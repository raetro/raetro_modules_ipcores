==> flow/design.v <==
module tft_driver(
	input clk,              
	input rst_n,
	input [23:0] data_in,   
	output [10:0] hcount,   
	output [10:0] vcount,   
	output tft_request,     
	output tft_clk,         
	output tft_de,          
	output tft_blank_n,
	output tft_hsync,
	output tft_vsync,
	output [23:0] tft_rgb,  
	output tft_pwm
);
	parameter H_SYNC=11'd2;      
	parameter H_BACK=11'd44;     
	parameter H_DISP=11'd800;    
	parameter H_FRON=11'd210;    
	parameter H_TOTAL=11'd1056;  
	parameter V_SYNC=11'd2;      
	parameter V_BACK=11'd22;     
	parameter V_DISP=11'd480;    
	parameter V_FRONT=11'd22;    
	parameter V_TOTAL=11'd524;   
	parameter X_START=12'd24;
	parameter X_ZOOM=12'd752;
	parameter Y_START=12'd0;
	parameter Y_ZOOM=12'd480;
	assign tft_clk = clk;
	assign tft_pwm = rst_n;
	reg [10:0] hcount_r;  
	reg [10:0] vcount_r;  
	always @(posedge clk or negedge rst_n)
		begin
			if (!rst_n)
				hcount_r <= 11'd0;
			else if (hcount_r == H_TOTAL)
				hcount_r <= 11'd0;
			else
				hcount_r <= hcount_r+11'd1;
		end
	always @(posedge clk or negedge rst_n)
		begin
			if (!rst_n)
				vcount_r <= 11'd0;
			else if (hcount_r == H_TOTAL)
				begin
					if (vcount_r == V_TOTAL)
						vcount_r <= 11'd0;
					else
						vcount_r <= vcount_r+11'd1;
				end
			else
				vcount_r <= vcount_r;
		end
	assign tft_de = ((hcount_r >= (H_SYNC+H_BACK)) && (hcount_r < (H_SYNC+H_BACK+H_DISP))) &&
		            ((vcount_r >= (V_SYNC+V_BACK)) && (vcount_r < (V_SYNC+V_BACK+V_DISP))) ? 1'b1:1'b0;
	assign tft_hsync = (hcount_r > H_SYNC-1);
	assign tft_vsync = (vcount_r > V_SYNC-1);
	assign tft_rgb = (tft_request) ? data_in:24'h0000;
	assign tft_blank_n = tft_de;
	assign tft_request = ((hcount_r >= (H_SYNC+H_BACK+X_START)) && (hcount_r < (H_SYNC+H_BACK+X_START+X_ZOOM))) &&
		                 ((vcount_r >= (V_SYNC+V_BACK+Y_START)) && (vcount_r < (V_SYNC+V_BACK+Y_START+Y_ZOOM)));
	assign hcount = tft_request ? (hcount_r-H_SYNC-H_BACK-X_START):11'd0;
	assign vcount = tft_request ? (vcount_r-V_SYNC-V_BACK-Y_START):11'd0;
endmodule
* From RTL to reports: tft_driver
What the tools print for tft_driver, step after step.
Line numbers count from 1 in the design file above.
Operators carry their Yosys type and port widths (W data, S select, Z words).
The mark - stands for no value.
- Top :: tft_driver
- Clock :: clk
- Cell library :: sky130hd
- Library corner :: tt_025C_1v80

* Elaborated design
Source: Yosys, flattened and elaborated, memories not mapped. Widths are those after wreduce; folded enables and synchronous resets count as part of the registers. Registers that Yosys merges into a memory's read port (data or address) are not register bits. Print and check cells do not count.
- Eq/ne operators :: 2
- $lt $le $gt $ge :: 10
- Reduce/logical cells :: 6
- Add/subtract/negate cells :: 7
- Multiplexer cells :: 6
** Operators with widths (number)
- $mux W11 :: 4
- $mux W24 :: 1
- $add A11 B1 Y11 const B :: 2
- $gt A11 B1 Y1 const B :: 2
- $lt A11 B10 Y1 const B :: 2
- $sub A11 B2 Y11 const B :: 2
- $sub A11 B5 Y11 const B :: 2
- $ge A11 B5 Y1 const B :: 2
- $lt A11 B9 Y1 const B :: 2
- $eq A11 B10 Y1 const B :: 1
- $eq A11 B11 Y1 const B :: 1
- $sub A11 B6 Y11 const B :: 1
- $ge A11 B6 Y1 const B :: 1
- $ge A11 B7 Y1 const B :: 1
- $logic_and A1 B1 Y1 :: 6
- $mux W1 :: 1
- Register bits :: 22
- Cells after elaboration :: 33
- Output and inout port bits :: 53

* Depth
Longest topological path by Yosys (ltp), each cell counted once; first at word level (registers and memories cut), then after technology mapping (sequential cells cut; the memories' decode and read muxes count).
- Word-level depth :: 4
- ABC_AREA :: 0
- Mapped depth :: 8

* Mapped cells and area
Source: synth_stat.txt of the flow (Yosys; design flattened, memories mapped). It holds for the ABC_AREA given above (unset counts as 0); a run with the other value may have another netlist.
- Buffers :: 24
- Cells in the netlist :: 240
- Flip-flop cells :: 22
- Sequential part of the area :: 550.5 sq um
- Mapped area :: 2008.2 sq um
** Cell types (number)
- sky130_fd_sc_hd__dfrtp_1 :: 22
- sky130_fd_sc_hd__and2_4 :: 19
- sky130_fd_sc_hd__ha_1 :: 12
- sky130_fd_sc_hd__nor2_1 :: 35
- sky130_fd_sc_hd__xnor2_1 :: 15
- sky130_fd_sc_hd__xor2_1 :: 9
- sky130_fd_sc_hd__nand3_1 :: 13
- sky130_fd_sc_hd__and2_1 :: 9
- sky130_fd_sc_hd__buf_6 :: 5
- sky130_fd_sc_hd__and3_1 :: 7
- sky130_fd_sc_hd__clkbuf_1 :: 11
- sky130_fd_sc_hd__nand2_1 :: 11
- sky130_fd_sc_hd__a21oi_1 :: 8
- sky130_fd_sc_hd__buf_4 :: 4
- sky130_fd_sc_hd__inv_1 :: 7
- sky130_fd_sc_hd__nor3_1 :: 5
- sky130_fd_sc_hd__mux2_2 :: 2
- sky130_fd_sc_hd__nor4bb_1 :: 2
Other cell types: 30; their cells: 44.

Subject: flow runs of tft_driver

Hi,

Flow measurements of tft_driver on sky130hd: 2 stored runs with different settings, listed in no order. Input and output delays are each 20% of the period that was set; the output load is 0.01 pF.
By "achieved period" is meant the clock period of the run minus its worst setup slack. This is arithmetic on one report: input and output delays are still those of the set period (20% each).
"worst path time": the worst setup path's part of the clock period (all of it between registers, 20% less for each end at a port) less its slack. A launch clock that arrives late makes it longer, a capture clock that arrives late makes it shorter.
By "total power after layout" is meant OpenSTA's value without simulated activity: inputs other than the clock are taken to toggle once in ten clock periods, and the tool carries that through the logic.

** Run 1
- Settings :: period_ns=2.92; CAP_MARGIN=20; CORE_MARGIN=2; CORE_UTILIZATION=40; SLEW_MARGIN=20
- Final setup TNS :: -0.001 ns
- Worst path time :: 2.34 ns
- Critical path type :: register to output
- Full die area :: 5603.3 sq um
- Standard-cell area of the final layout :: 3174.3 sq um
- Achieved period :: 2.921 ns
- Final utilization :: 0.663
- Post-route worst hold slack :: 0.533 ns
- Worst setup slack after layout :: -0.001 ns
- Chip area in the Yosys report :: 2008.2 sq um
- Total power after layout :: 787.7 µW

** Run 2
- Settings :: period_ns=2.55; CORE_UTILIZATION=20; PLACE_DENSITY=0.61; HOLD_SLACK_MARGIN=0.17; CORE_ASPECT_RATIO=1.46; CORE_MARGIN=6; GPL_TIMING_DRIVEN=1; GPL_ROUTABILITY_DRIVEN=0; MAX_ROUTING_LAYER=met4; CAP_MARGIN=20; SLEW_MARGIN=20
- Final setup TNS :: -5.893 ns
- Final utilization :: 0.359
- Post-route worst hold slack :: 0.562 ns
- Worst path time :: 2.21 ns
- Critical path type :: register to output
- Worst setup slack after layout :: -0.175 ns
- Full die area :: 12632.8 sq um
- Standard-cell area of the final layout :: 3454.6 sq um
- Achieved period :: 2.725 ns
- Chip area in the Yosys report :: 2008.2 sq um
- Total power after layout :: 991.4 µW

Regards
